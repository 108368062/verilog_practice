==> flow/design.v <==
module FIR_mem (Dout, Din, clk, reset, mem_copy1, mem_copy2, mem_copy3, mem_copy4, mem_copy5, mem_copy6, mem_copy7, mem_copy8);
parameter b0=7;
parameter b1=17;
parameter b2=32;
parameter b3=46;
parameter b4=52;
parameter b5=46;
parameter b6=32;
parameter b7=17;
parameter b8=7;
output	[17:0]	Dout;
input 	[7:0] 	Din;
input 		clk, reset;
reg [3:0] mem [7:0];
output reg [7:0] mem_copy1;
output reg [7:0] mem_copy2;
output reg [7:0] mem_copy3;
output reg [7:0] mem_copy4;
output reg [7:0] mem_copy5;
output reg [7:0] mem_copy6;
output reg [7:0] mem_copy7;
output reg [7:0] mem_copy8;
always@(posedge clk)
begin
    if(reset)
    begin
        mem[0] <= 8'd0;
        mem[1] <= 8'd0;
        mem[2] <= 8'd0;
        mem[3] <= 8'd0;
        mem[4] <= 8'd0;
        mem[5] <= 8'd0;
        mem[6] <= 8'd0;
        mem[7] <= 8'd0;
    end
    else
    begin
        mem[0] <= Din;
        mem[1] <= mem[0];
        mem[2] <= mem[1];
        mem[3] <= mem[2];
        mem[4] <= mem[3];
        mem[5] <= mem[4];
        mem[6] <= mem[5];
        mem[7] <= mem[6];
    end
end
assign Dout = Din*b0 + mem[0]*b1 + mem[1]*b2 + mem[2]*b3 + mem[3]*b4
 + mem[4]*b5 + mem[5]*b6 + mem[6]*b7 + mem[7]*b8; 
always@(*)
begin
    mem_copy1 = mem[0];
    mem_copy2 = mem[1];
    mem_copy3 = mem[2];
    mem_copy4 = mem[3];
    mem_copy5 = mem[4];
    mem_copy6 = mem[5];
    mem_copy7 = mem[6];
    mem_copy8 = mem[7];
end
endmodule
* From RTL to reports: FIR_mem
The steps from the RTL of FIR_mem to its reports follow in flow order.
Line numbers count from 1 in the design file above.
Operators: Yosys type, input widths -> output width; for muxes data width and select width s.
The mark - stands for no value.
- Top module :: FIR_mem
- Clock input :: clk
- Library :: sky130hd
- Corner :: tt_025C_1v80

* Word-level counts
Source: Yosys, flattened and elaborated. Widths are those after wreduce; folded enables and synchronous resets count as part of the registers. Registers that Yosys merges into a memory's read port (data or address) are not register bits. Print and check cells do not count. Equal cells are merged and count once.
- Output and inout port bits :: 82
- Input port bits :: 10
- Cells after elaboration :: 23
- Register bits after elaboration :: 32
- $mul :: 7
- Add/subtract/negate cells :: 8
** Operator list (number)
- $mul 4x5->9 const B :: 4
- $mul 8x3->11 const B :: 1
- $mul 4x4->8 const B :: 1
- $mul 4x3->7 const B :: 1
- $add 17x9->18 :: 1
- $add 18x7->18 :: 1
- $add 16x9->17 :: 1
- $add 15x10->16 :: 1
- $add 14x10->15 :: 1
- $add 13x10->14 :: 1
- $add 12x9->13 :: 1
- $add 11x9->12 :: 1

* Longest topological paths
Depth = most cells in a row (Yosys ltp): at word level without a register or memory, in the mapped netlist without a sequential cell, where the memories' decode and read muxes count.
- Depth in word-level cells :: 9
- ABC_AREA :: 0
- Depth in mapped cells :: 28
- Depth with buffers taken out :: 27

* Synthesis result
The flow's flattened synthesis, as Yosys stat reports it; memories are mapped. The netlist is that of the ABC_AREA named above (0 if unset); the other value can give another one.
- Cell count :: 504
- Synthesis area :: 4784.6 um^2
- Sequential area :: 640.6 um^2
- Buffer cells :: 40
- Flip-flop cells :: 32
** Cell types
- sky130_fd_sc_hd__fa_1 :: number 73, total area 1.46E+03 um^2
- sky130_fd_sc_hd__ha_1 :: number 91, total area 1.14E+03 um^2
- sky130_fd_sc_hd__dfxtp_1 :: number 32, total area 640.614 um^2
- sky130_fd_sc_hd__inv_1 :: number 161, total area 604.33 um^2
- sky130_fd_sc_hd__buf_4 :: number 36, total area 270.259 um^2
- sky130_fd_sc_hd__nor2_1 :: number 28, total area 105.101 um^2
- sky130_fd_sc_hd__nor2b_1 :: number 14, total area 87.584 um^2
- sky130_fd_sc_hd__xnor2_1 :: number 10, total area 87.584 um^2
- sky130_fd_sc_hd__a21o_1 :: number 9, total area 67.565 um^2
- sky130_fd_sc_hd__xor2_1 :: number 6, total area 52.55 um^2
- sky130_fd_sc_hd__a21oi_1 :: number 10, total area 50.048 um^2
- sky130_fd_sc_hd__o21bai_1 :: number 3, total area 22.522 um^2
- sky130_fd_sc_hd__o21ai_0 :: number 4, total area 20.019 um^2
- sky130_fd_sc_hd__o41ai_2 :: number 1, total area 16.266 um^2
- sky130_fd_sc_hd__clkbuf_1 :: number 4, total area 15.014 um^2
- sky130_fd_sc_hd__a211oi_2 :: number 1, total area 12.512 um^2
- sky130_fd_sc_hd__nand2b_1 :: number 2, total area 12.512 um^2
- sky130_fd_sc_hd__nand2_1 :: number 3, total area 11.261 um^2
Not listed: further types 15, cells in them 16.

* Worst setup path after synthesis
Path of least setup slack by OpenSTA after synthesis, without wires, with an ideal clock, recovery checks aside; 20% of the period is set as input and as output delay. Where synthesis merged equal registers, the netlist keeps one of their names.
- Path type :: register to output
- From :: reg mem[2][1]
- To :: out Dout[11]
- Path delay :: 6730 ps
- Data required time :: 8640 ps
- Output delay :: 2160 ps
- Period :: 10800 ps
- Driving pins on the path :: 28
- Buffers on the path :: 1
- Path slack :: 1910 ps
- Data arrival time :: 6730 ps
- Time at the first pin :: 0 ps
- Synthesis period reached :: 8890 ps
"path delay" = arrival - input delay + setup time.
A path that ends at an output port has no setup time.
"driving pins on the path": output pins that drive a net of the path, with the launching flip-flop's if there is one; two outputs of one cell count as two.
"synthesis period reached" is the clock period less the worst setup slack; recovery checks do not enter. This is arithmetic on one report: input and output delays are still those of the set period (20% each).
The rows between start and end are the longest chain of elaborated cells between them; the timing report does not say that the signal goes this way. Where chains are equally long, one stands for them.
A line is the first line of the expression or statement that the cell stems from. Yosys adds cells for indexed reads and writes and turns some case tables into memories.
- Cell sequence :: sky130_fd_sc_hd__dfxtp_1 -> sky130_fd_sc_hd__inv_1 -> sky130_fd_sc_hd__fa_1 -> sky130_fd_sc_hd__inv_1 -> sky130_fd_sc_hd__ha_1 -> sky130_fd_sc_hd__ha_1 -> sky130_fd_sc_hd__a21o_1 -> sky130_fd_sc_hd__a21oi_1 -> sky130_fd_sc_hd__o21bai_1 -> sky130_fd_sc_hd__a21oi_1 -> sky130_fd_sc_hd__xor2_1 -> sky130_fd_sc_hd__fa_1 -> sky130_fd_sc_hd__inv_1 -> sky130_fd_sc_hd__fa_1 -> sky130_fd_sc_hd__inv_1 -> sky130_fd_sc_hd__fa_1 -> sky130_fd_sc_hd__inv_1 -> sky130_fd_sc_hd__fa_1 -> sky130_fd_sc_hd__fa_1 -> sky130_fd_sc_hd__inv_1 -> sky130_fd_sc_hd__fa_1 -> sky130_fd_sc_hd__inv_1 -> sky130_fd_sc_hd__ha_1 -> sky130_fd_sc_hd__clkbuf_1 -> sky130_fd_sc_hd__a21oi_1 -> sky130_fd_sc_hd__o22ai_1 -> sky130_fd_sc_hd__a21o_1 -> sky130_fd_sc_hd__a221oi_1
- Length of the longest elaborated chain :: 7
- Elaborated cells between the ends (all ways) :: 7
- Source lines of those cells :: 1
- Classes of those cells :: add/sub: 6; mul: 1
** RTL lines, path post-synthesis
- from (decl) :: RTL line 14 : reg [3:0] mem [7:0];
- from (assign) :: RTL line 29 : mem[2] <= 8'd0;
- from (assign) :: RTL line 40 : mem[2] <= mem[1];
- $mul 4x5->9 :: RTL line 48 : assign Dout = Din*b0 + mem[0]*b1 + mem[1]*b2 + mem[2]*b3 + mem[3]*b4
- $add 13x10->14 :: RTL line 48
- $add 14x10->15 :: RTL line 48
- $add 15x10->16 :: RTL line 48
- $add 16x9->17 :: RTL line 48
- $add 17x9->18 :: RTL line 48
- $add 18x7->18 :: RTL line 48
- to (decl) :: RTL line 11 : output [17:0] Dout;

* Path in the finished layout
From the final timing report of job 1: the path of least setup slack in the routed layout; clock arrival at registers is part of the times.
The path's times are printed in steps of 10 ps; the period is the one set.
- Path type :: register to output
- From :: reg mem[2][1]
- To :: out Dout[11]
- Buffers on the path :: 1
- Path slack :: 340 ps
- Output delay :: 1870 ps
- Driving pins on the path :: 28
- Data arrival time :: 7130 ps
- Data required time :: 7470 ps
- Time at the first pin :: 280 ps
- Period :: 9340 ps
The rows between start and end are the longest chain of elaborated cells between them; the timing report does not say that the signal goes this way. Where chains are equally long, one stands for them.
- Cell sequence :: sky130_fd_sc_hd__dfxtp_1 -> sky130_fd_sc_hd__inv_1 -> sky130_fd_sc_hd__fa_1 -> sky130_fd_sc_hd__inv_1 -> sky130_fd_sc_hd__ha_1 -> sky130_fd_sc_hd__ha_1 -> sky130_fd_sc_hd__a21o_1 -> sky130_fd_sc_hd__a21oi_2 -> sky130_fd_sc_hd__o21bai_1 -> sky130_fd_sc_hd__a21oi_1 -> sky130_fd_sc_hd__xor2_1 -> sky130_fd_sc_hd__fa_1 -> sky130_fd_sc_hd__inv_1 -> sky130_fd_sc_hd__fa_1 -> sky130_fd_sc_hd__inv_1 -> sky130_fd_sc_hd__fa_1 -> sky130_fd_sc_hd__inv_1 -> sky130_fd_sc_hd__fa_1 -> sky130_fd_sc_hd__fa_1 -> sky130_fd_sc_hd__inv_1 -> sky130_fd_sc_hd__fa_1 -> sky130_fd_sc_hd__inv_1 -> sky130_fd_sc_hd__ha_4 -> sky130_fd_sc_hd__a21oi_1 -> sky130_fd_sc_hd__o22ai_1 -> sky130_fd_sc_hd__a21o_1 -> sky130_fd_sc_hd__a221oi_1 -> sky130_fd_sc_hd__dlygate4sd2_1
- Length of the longest elaborated chain :: 7
- Elaborated cells between the ends (all ways) :: 7
- Source lines of those cells :: 1
- Classes of those cells :: add/sub: 6; mul: 1
** RTL lines, path post-layout
- from (decl) :: RTL line 14 : reg [3:0] mem [7:0];
- from (assign) :: RTL line 29 : mem[2] <= 8'd0;
- from (assign) :: RTL line 40 : mem[2] <= mem[1];
- $mul 4x5->9 :: RTL line 48 : assign Dout = Din*b0 + mem[0]*b1 + mem[1]*b2 + mem[2]*b3 + mem[3]*b4
- $add 13x10->14 :: RTL line 48
- $add 14x10->15 :: RTL line 48
- $add 15x10->16 :: RTL line 48
- $add 16x9->17 :: RTL line 48
- $add 17x9->18 :: RTL line 48
- $add 18x7->18 :: RTL line 48
- to (decl) :: RTL line 11 : output [17:0] Dout;

Lab notebook: FIR_mem

Below are 2 stored runs of the flow (Yosys, OpenROAD; platform sky130hd) on FIR_mem, each with its settings and what was measured, unordered. Constraints: input delay and output delay 20% of the set period each, output load 0.01 pF.
By "period achieved" is meant the clock period of the run minus its worst setup slack. This is arithmetic on one report: input and output delays are still those of the set period (20% each).
"time used up by the worst setup path" is the time allowed to the run's worst setup path (the clock period less input and output delay, where it has them) less its slack. Clock arrival times count: a late capture clock shortens it, a late launch clock lengthens it.
By "power consumption" is meant OpenSTA's value without simulated activity: inputs other than the clock are taken to toggle once in ten clock periods, and the tool carries that through the logic.
"time used up by the worst setup path" is known to 10 ps.

* Job 1
** Files
==> flow/run.sh <==
#!/bin/bash
# the make line also repeats the synthesis and layout settings of config.mk as NAME=value (left out here)
make -C /OpenROAD-flow-scripts/flow DESIGN_CONFIG=/design/flow/config.mk WORK_HOME=/design/flow/orfs CLKGATE_MAP_FILE= finish
==> flow/config.mk <==
export PLATFORM = sky130hd
export DESIGN_NAME = FIR_mem
export DESIGN_NICKNAME = FIR_mem
export VERILOG_FILES = /design/flow/design.v
export SDC_FILE = /design/flow/constraint.sdc
export NUM_CORES = 4
export LEC_CHECK = 0
export CAP_MARGIN = 20
export CORE_MARGIN = 2
export CORE_UTILIZATION = 40
export SLEW_MARGIN = 20
==> flow/constraint.sdc <==
create_clock -name core_clock -period 9.34 [get_ports {clk}]
set_input_delay 1.8680 -clock core_clock [delete_from_list [all_inputs] [get_ports {clk}]]
set_output_delay 1.8680 -clock core_clock [all_outputs]
set_load 0.01 [all_outputs]
** Results
- Smallest setup slack :: 345 ps
- Power consumption :: 0.9729 mW
- Total negative slack :: 0 ps
- Chip area after synthesis (Yosys) :: 4784.6 um^2
- Period achieved :: 8995 ps
- Post-layout utilization :: 48.8 %
- Area of the standard cells in the finished layout :: 5644.2 um^2
- Lowest hold slack :: 486 ps
- Die size :: 12852.8 um^2
- Time used up by the worst setup path :: 7130 ps
- Class of the worst setup path :: register to output

* Job 2
** Files
==> flow/run.sh <==
#!/bin/bash
# the make line also repeats the synthesis and layout settings of config.mk as NAME=value (left out here)
make -C /OpenROAD-flow-scripts/flow DESIGN_CONFIG=/design/flow/config.mk WORK_HOME=/design/flow/orfs CLKGATE_MAP_FILE= finish
==> flow/config.mk <==
export PLATFORM = sky130hd
export DESIGN_NAME = FIR_mem
export DESIGN_NICKNAME = FIR_mem
export VERILOG_FILES = /design/flow/design.v
export SDC_FILE = /design/flow/constraint.sdc
export NUM_CORES = 4
export LEC_CHECK = 0
export ABC_AREA = 1
export CAP_MARGIN = 20
export CORE_MARGIN = 2
export CORE_UTILIZATION = 69
export CTS_CLUSTER_SIZE = 79
export MAX_ROUTING_LAYER = met5
export SETUP_SLACK_MARGIN = -0.65
export SLEW_MARGIN = 20
export TNS_END_PERCENT = 40
==> flow/constraint.sdc <==
create_clock -name core_clock -period 11.4 [get_ports {clk}]
set_input_delay 2.2800 -clock core_clock [delete_from_list [all_inputs] [get_ports {clk}]]
set_output_delay 2.2800 -clock core_clock [all_outputs]
set_load 0.01 [all_outputs]
** Results
- Post-layout utilization :: 80.5 %
- Area of the standard cells in the finished layout :: 5499.0 um^2
- Time used up by the worst setup path :: 5500 ps
- Class of the worst setup path :: input to output
- Total negative slack :: 0 ps
- Smallest setup slack :: 1341 ps
- Period achieved :: 10059 ps
- Chip area after synthesis (Yosys) :: 4890.9 um^2
- Die size :: 7777.5 um^2
- Lowest hold slack :: 480 ps
- Power consumption :: 0.7251 mW

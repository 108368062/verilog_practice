==> flow/design.v <==
module FIR(Dout, Din, clk, reset);
parameter b0=7;
parameter b1=17;
parameter b2=32;
parameter b3=46;
parameter b4=52;
parameter b5=46;
parameter b6=32;
parameter b7=17;
parameter b8=7;
output	[17:0]	Dout;
input 	[7:0] 	Din;
input 		clk, reset;
reg [7:0] s1_reg;
reg [7:0] s2_reg;
reg [7:0] s3_reg;
reg [7:0] s4_reg;
reg [7:0] s5_reg;
reg [7:0] s6_reg;
reg [7:0] s7_reg;
reg [7:0] s8_reg;
always@(posedge clk)
begin
    if(reset)
    begin
        s1_reg <= 8'd0;
        s2_reg <= 8'd0;
        s3_reg <= 8'd0;
        s4_reg <= 8'd0;
        s5_reg <= 8'd0;
        s6_reg <= 8'd0;
        s7_reg <= 8'd0;
        s8_reg <= 8'd0;
    end
    else
    begin
        s1_reg <= Din;
        s2_reg <= s1_reg;
        s3_reg <= s2_reg;
        s4_reg <= s3_reg;
        s5_reg <= s4_reg;
        s6_reg <= s5_reg;
        s7_reg <= s6_reg;
        s8_reg <= s7_reg;
    end
end
assign Dout = Din*b0 + s1_reg*b1 + s2_reg*b2 + s3_reg*b3 + s4_reg*b4
 + s5_reg*b5 + s6_reg*b6 + s7_reg*b7 + s8_reg*b8; 
endmodule
=== Reports on FIR ===
Tool output for the design above, in the order of the flow.
Line numbers count from 1 in the design file above.
Operators carry their Yosys type and port widths (W data, S select, Z words).
Cell names lack the library's common part.
The mark - stands for no value.

* Design top: FIR
* Clock: clk
* Cell library: sky130hd
* Timing corner: tt_025C_1v80

=== Word level ===
Yosys after proc, flatten, opt, wreduce and memory -nomap, before mapping. Enables and synchronous resets that opt folds into registers are not counted as muxes. Memory bits, and registers merged into a memory's read port (data or address), are not among the register bits. Print and check cells are not counted. Equal cells are merged and count once.

* Add/subtract/negate cells: 8
* Multipliers: 7

{| class="wikitable"
|+ Operators by type and width
! kind !! number
|-
| $mul A8 B5 Y13 const B || 4
|-
| $mul A8 B3 Y11 const B || 2
|-
| $mul A8 B4 Y12 const B || 1
|-
| $add A18 B13 Y18 || 2
|-
| $add A17 B14 Y18 || 1
|-
| $add A18 B11 Y18 || 1
|-
| $add A16 B14 Y17 || 1
|-
| $add A15 B14 Y16 || 1
|-
| $add A14 B13 Y15 || 1
|-
| $add A11 B13 Y14 || 1
|}

* Register bits after elaboration: 64
* Input port bits: 10
* Output and inout bits: 18

=== Depth ===
Longest topological path by Yosys (ltp), each cell counted once; first at word level (registers and memories cut), then after technology mapping (sequential cells cut; the memories' decode and read muxes count).

* Depth after elaboration: 9
* ABC_AREA: 0
* Gate-level depth with buffers: 31

=== Mapped cells and area ===
Yosys stat after the flow's synthesis: flattened, memories mapped to cells. It holds for the ABC_AREA given above (unset counts as 0); a run with the other value may have another netlist.

* Standard cells after synthesis: 825
* Chip area (Yosys): 8229.1 um2
* Mapped flip-flops: 64

{| class="wikitable"
|+ Cells by type
! type !! number !! total area (um2)
|-
| fa_1 || 132 || 2.64E+03
|-
| ha_1 || 154 || 1.93E+03
|-
| dfxtp_1 || 64 || 1.28E+03
|-
| inv_1 || 238 || 893.357
|-
| nor2b_1 || 47 || 294.032
|-
| xnor2_1 || 20 || 175.168
|-
| nor2_1 || 33 || 123.869
|-
| xor2_1 || 14 || 122.618
|-
| a21oi_1 || 22 || 110.106
|-
| a21o_1 || 8 || 60.058
|-
| o21bai_1 || 5 || 37.536
|-
| nand2_1 || 9 || 33.782
|-
| and3_1 || 5 || 31.28
|-
| clkbuf_1 || 8 || 30.029
|-
| nor3_1 || 6 || 30.029
|-
| o21ai_0 || 6 || 30.029
|-
| and2_1 || 4 || 25.024
|-
| o21ai_1 || 5 || 25.024
|}

Not listed: further types 28, cells in them 45.

=== Path before layout ===
OpenSTA on the mapped netlist: ideal clock, no wires. The path of least setup slack (recovery checks aside). Input and output delay are each 20% of the period. Register names are those of the netlist, which keeps one name where synthesis merged equal registers.

* Path type: input to output
* Start: input port Din[7]
* End: output port Dout[14]
* Period: 12.5 ns
* External input delay: 2.500 ns
* Time at the first pin: 2.500 ns
* Arrival time: 7.540 ns
* Setup slack: 2.460 ns
* Delay of the path: 5.040 ns
* Stages: 19
* Path buffers: 0
* Synthesis period reached: 10.04 ns

"delay of the path" is the arrival time less input delay plus setup time.
A path that ends at an output port has no setup time.
"stages": output pins that drive a net of the path, with the launching flip-flop's if there is one; two outputs of one cell count as two.
"synthesis period reached" = period - worst setup slack (recovery checks aside). The figure is calculated, with input and output delays left at 20% of the set period.
Between the ends stands the longest chain of elaborated cells between them, by number of cells; it is not shown to be the way that was timed. Of several equally long chains one is given.
A line is the first line of the expression or statement that the cell stems from. Yosys adds cells for indexed reads and writes and turns some case tables into memories.

* Path through: fa_1 > inv_1 > fa_1 > fa_1 > inv_1 > fa_1 > inv_1 > fa_1 > inv_1 > fa_1 > inv_1 > fa_1 > inv_1 > ha_1 > nand3_1 > a2bb2oi_1 > a21boi_1 > and4_1 > nor3_1
* Length of the longest elaborated chain: 9

{| class="wikitable"
|+ Ends and longest elaborated chain, post-synthesis
! element !! line !! source
|-
| start, declared || 12 || <nowiki>input [7:0] Din;</nowiki>
|-
| $mul A8 B3 Y11 || 47 || <nowiki>assign Dout = Din*b0 + s1_reg*b1 + s2_reg*b2 + s3_reg*b3 + s4_reg*b4</nowiki>
|-
| $add A11 B13 Y14 || 47 ||
|-
| $add A14 B13 Y15 || 47 ||
|-
| $add A15 B14 Y16 || 47 ||
|-
| $add A16 B14 Y17 || 47 ||
|-
| $add A17 B14 Y18 || 47 ||
|-
| $add A18 B13 Y18 (2 in a row) || 47 ||
|-
| $add A18 B11 Y18 || 47 ||
|-
| end, declared || 11 || <nowiki>output [17:0] Dout;</nowiki>
|}

=== Worst path after layout ===
From the final timing report of run 2: the path of least setup slack in the routed layout; clock arrival at registers is part of the times.

* Path type: input to output
* Start: input port Din[3]
* End: output port Dout[15]
* Period: 18.9 ns
* External input delay: 3.78 ns
* Time at the first pin: 3.78 ns
* Arrival time: 10.24 ns
* Setup slack: 4.88 ns
* Stages: 18
* Path buffers: 2

Between the ends stands the longest chain of elaborated cells between them, by number of cells; it is not shown to be the way that was timed. Of several equally long chains one is given.

* Path through: clkdlybuf4s50_1 > inv_1 > fa_1 > fa_1 > fa_1 > inv_1 > fa_1 > fa_1 > fa_1 > ha_1 > ha_1 > fa_1 > a211oi_1 > o21ai_1 > a41oi_1 > o21bai_1 > xor2_1 > clkdlybuf4s50_1
* Length of the longest elaborated chain: 9

{| class="wikitable"
|+ Ends and longest elaborated chain, after layout
! element !! line !! source
|-
| start, declared || 12 || <nowiki>input [7:0] Din;</nowiki>
|-
| $mul A8 B3 Y11 || 47 || <nowiki>assign Dout = Din*b0 + s1_reg*b1 + s2_reg*b2 + s3_reg*b3 + s4_reg*b4</nowiki>
|-
| $add A11 B13 Y14 || 47 ||
|-
| $add A14 B13 Y15 || 47 ||
|-
| $add A15 B14 Y16 || 47 ||
|-
| $add A16 B14 Y17 || 47 ||
|-
| $add A17 B14 Y18 || 47 ||
|-
| $add A18 B13 Y18 (2 in a row) || 47 ||
|-
| $add A18 B11 Y18 || 47 ||
|-
| end, declared || 11 || <nowiki>output [17:0] Dout;</nowiki>
|}

Stored flow runs of FIR (2 of them; Yosys, OpenROAD, sky130hd). They differ in their settings and are not a sequence. Constraints: input delay and output delay 20% of the set period each, output load 0.01 pF.
"clock period reached": clock period set for the run, less the worst setup slack. It is reckoned from that one timing run; input and output delays stay at 20% of the period that was set.
By "time on the worst setup path" is meant the share of the clock period that the worst setup path is allowed (20% is reserved at inputs, 20% at outputs), minus its slack. Clock arrival times at its registers enter into it.
"total power of the final layout" rests on the timing tool's default activity at the inputs, not on a simulated workload.

=== Run 1 ===
{| class="wikitable"
! Setting !! Value
|-
| period_ns || 10.0
|-
| CORE_UTILIZATION || 65
|-
| SETUP_SLACK_MARGIN || -0.24
|-
| PLACE_DENSITY_LB_ADDON || 0.28
|-
| CELL_PAD_IN_SITES_GLOBAL_PLACEMENT || 3
|-
| TNS_END_PERCENT || 25
|-
| CTS_CLUSTER_SIZE || 85
|-
| CTS_CLUSTER_DIAMETER || 70
|-
| SLEW_MARGIN || 10
|-
| MIN_ROUTING_LAYER || met1
|-
| CAP_MARGIN || 20
|-
| CORE_MARGIN || 2
|}
No results, placement failed with FLW-0024.

=== Run 2 ===
{| class="wikitable"
! Setting !! Value
|-
| period_ns || 18.9
|-
| CAP_MARGIN || 20
|-
| CORE_MARGIN || 2
|-
| CORE_UTILIZATION || 40
|-
| SLEW_MARGIN || 20
|-
! Result !! Value
|-
| Total negative setup slack || 0.000 ns
|-
| Time on the worst setup path || 6.46 ns
|-
| Worst setup path kind || input to output
|-
| Post-layout utilization || 44.8%
|-
| Worst hold slack || 0.487 ns
|-
| Area of the die || 21735.6 um2
|-
| Clock period reached || 14.020 ns
|-
| Total power of the final layout || 0.0008501 W
|-
| Setup slack of the critical path || 4.880 ns
|-
| Standard-cell area after routing || 9054.9 um2
|-
| Cell area after synthesis || 8229.1 um2
|}
